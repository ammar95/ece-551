==> flow/design.v <==
module MAC(a,b,clr_n,acc,clk,rst_n);
input [7:0] a,b;
input clr_n;
input clk, rst_n;
output reg [25:0] acc;
wire [15:0] mult;
wire [25:0] mult_ext,add, acc_nxt;
wire flow;
assign mult = a * b;
assign mult_ext={{10{mult[15]}},mult};
assign add=acc+mult_ext;
assign acc_nxt = clr_n ? add : 0;
always@(posedge clk, negedge rst_n) begin
if(!rst_n) begin
acc <= 16'b0;
end else begin
acc <= acc_nxt;
end
end
endmodule
# == Step by step through the tools: MAC ==
# The steps from the RTL of MAC to its reports follow in flow order.
# Lines are those of the file above, counted from 1.
# Library cell names are shortened.
# A cell with n/a has no value.
# design
top_module,MAC
clock,clk
lib,sky130hd
lib_corner,tt_025C_1v80

# == Elaborated design ==
# Counts by Yosys on the flattened word-level netlist (proc, flatten, opt, wreduce; memories kept). Register bits leave out memories and registers merged into their read ports (data or address); mux counts leave out enables and synchronous resets folded into registers. Print and check cells are left out. Cells with the same type and inputs are merged into one.
# word_totals
ff_bits,26
in_bits,19
elab_cells,4
output_inout_bits,26
# classes
muxes,1
addsub,1
multipliers,1
# ops
op,count
multiplier 8 x 8 -> 16 bit,1
adder 26 bit,1
two-way mux 26 bit,1

# == Logic depth ==
# Yosys ltp: most cells in a row. Word level: on the elaborated netlist, between registers, memories and ports. Mapped: between sequential cells and ports; inverters and the memories' decode and read muxes count.
# logic_depth
depth_word,3
abc_area,0
depth_mapped,26

# == Mapped cells and area ==
# Yosys stat after the flow's synthesis: flattened, memories mapped to cells. It holds for the ABC_AREA given above (unset counts as 0); a run with the other value may have another netlist.
# The area totals of this step are shown rounded.
# by_type
cell_type,count
ha_1,64
fa_1,37
dfrtp_1,26
and2_1,55
inv_1,60
xnor2_1,18
nor2_1,39
nand2_1,33
a21oi_1,23
a21o_1,12
xor2_1,10
o21ai_0,15
nor2b_1,7
a211oi_1,5
nand3_1,6
o21a_1,4
a221oi_4,1
nand4_1,4
# Other cell types: 36; their cells: 58.
# synth_totals
buffers,7
stdcells,477
flip_flops,26
mapped_area_mm2,0.00422
seq_area_mm2,0.000651

# == Worst setup path after synthesis ==
# Path of least setup slack by OpenSTA after synthesis, without wires, with an ideal clock, recovery checks aside; 20% of the period is set as input and as output delay. Where synthesis merged equal registers, the netlist keeps one of their names.
# synth_timing
path_type,input to register
startpoint,input a[1]
endpoint,register acc[25]
clock_period_ps,12200
delay_ps,5793
arrival_ps,8101
slack_ps,3967
n_path_buf,0
in_delay_ps,2440
path_stages,22
setup_ps,132
period_less_setup_slack_ps,8233
# "delay_ps" = arrival - input delay + setup time.
# "path_stages": output pins that drive a net of the path, with the launching flip-flop's if there is one; two outputs of one cell count as two.
# "period_less_setup_slack_ps" = period - worst setup slack (recovery checks aside). The figure is calculated, with input and output delays left at 20% of the set period.
# Between the ends stands the longest chain of elaborated cells between them, by number of cells; it is not shown to be the way that was timed. Of several equally long chains one is given.
# Each line given opens the expression or statement behind the cell; cells for indexed reads and writes are added by Yosys, which also makes memories of some case tables.
# synth_between
path_cell_list,and2_1 > fa_1 > fa_1 > fa_1 > inv_1 > fa_1 > inv_1 > ha_1 > o21a_1 > o2111ai_1 > o21ai_1 > o41ai_2 > xnor2_1 > ha_1 > a21oi_1 > nand2_1 > nor4b_1 > a21bo_2 > a311oi_1 > a21oi_1 > xnor3_1 > nor2_1
elab_chain_cells,3
# synth_lines
item,line_no,text
from (decl),2,"input [7:0] a,b;"
multiplier 8 x 8 -> 16 bit,9,assign mult = a * b;
adder 26 bit,11,assign add=acc+mult_ext;
two-way mux 26 bit,12,assign acc_nxt = clr_n ? add : 0;
to (assign),15,acc <= 16'b0;
to (assign),17,acc <= acc_nxt;
to (decl),5,output reg [25:0] acc;

# == Path in the finished layout ==
# From the final timing report of job 1: the path of least setup slack in the routed layout; clock arrival at registers is part of the times.
# The report prints the path's times to 10 ps; the period is as set.
# layout_timing
path_type,input to register
startpoint,input b[3]
endpoint,register acc[25]
setup_ps,140
in_delay_ps,1800
clock_period_ps,9010
path_stages,24
n_path_buf,1
slack_ps,630
arrival_ps,8510
# Between the ends stands the longest chain of elaborated cells between them, by number of cells; it is not shown to be the way that was timed. Of several equally long chains one is given.
# layout_between
path_cell_list,clkdlybuf4s50_1 > and2_1 > fa_1 > fa_1 > inv_1 > fa_1 > fa_1 > inv_1 > ha_1 > nor2b_1 > o21a_1 > a21bo_2 > a41o_1 > o41a_1 > xor2_1 > ha_1 > a21oi_1 > nand2_1 > nor4b_1 > a21bo_2 > a311oi_1 > a21oi_1 > xnor3_1 > nor2_1
elab_chain_cells,3
# layout_lines
item,line_no,text
from (decl),2,"input [7:0] a,b;"
multiplier 8 x 8 -> 16 bit,9,assign mult = a * b;
adder 26 bit,11,assign add=acc+mult_ext;
two-way mux 26 bit,12,assign acc_nxt = clr_n ? add : 0;
to (assign),15,acc <= 16'b0;
to (assign),17,acc <= acc_nxt;
to (decl),5,output reg [25:0] acc;

# Design MAC on sky130hd. What follows are 2 stored runs of the flow, each under its own settings; their order means nothing. The constraints put input and output delay at 20% of the set period each and load the outputs with 0.01 pF.
# "final_power_uw": no workload was simulated; the value follows from the tool's default switching activity.
# The measured numbers are rounded.
# A setting shown as - is not set for that run.
run name,period_ns,CORE_UTILIZATION,SETUP_SLACK_MARGIN,PLACE_DENSITY_LB_ADDON,CORE_ASPECT_RATIO,CELL_PAD_IN_SITES_GLOBAL_PLACEMENT,GPL_TIMING_DRIVEN,GPL_ROUTABILITY_DRIVEN,CTS_CLUSTER_SIZE,CAP_MARGIN,CORE_MARGIN,SLEW_MARGIN,synthArea_mm2,die_mm2,layout_utilization_pct,final_setup_ws_ps,setup_tns_ps,final_power_uw
job 1,9.01,27,-0.12,0.02,1.47,3,1,1,60,10,2,20,0.00422,0.0167,32.6,630,0,1560
job 2,8.68,44,-,-,-,-,-,-,-,20,2,20,0.00422,0.0104,52.2,650,0,1510
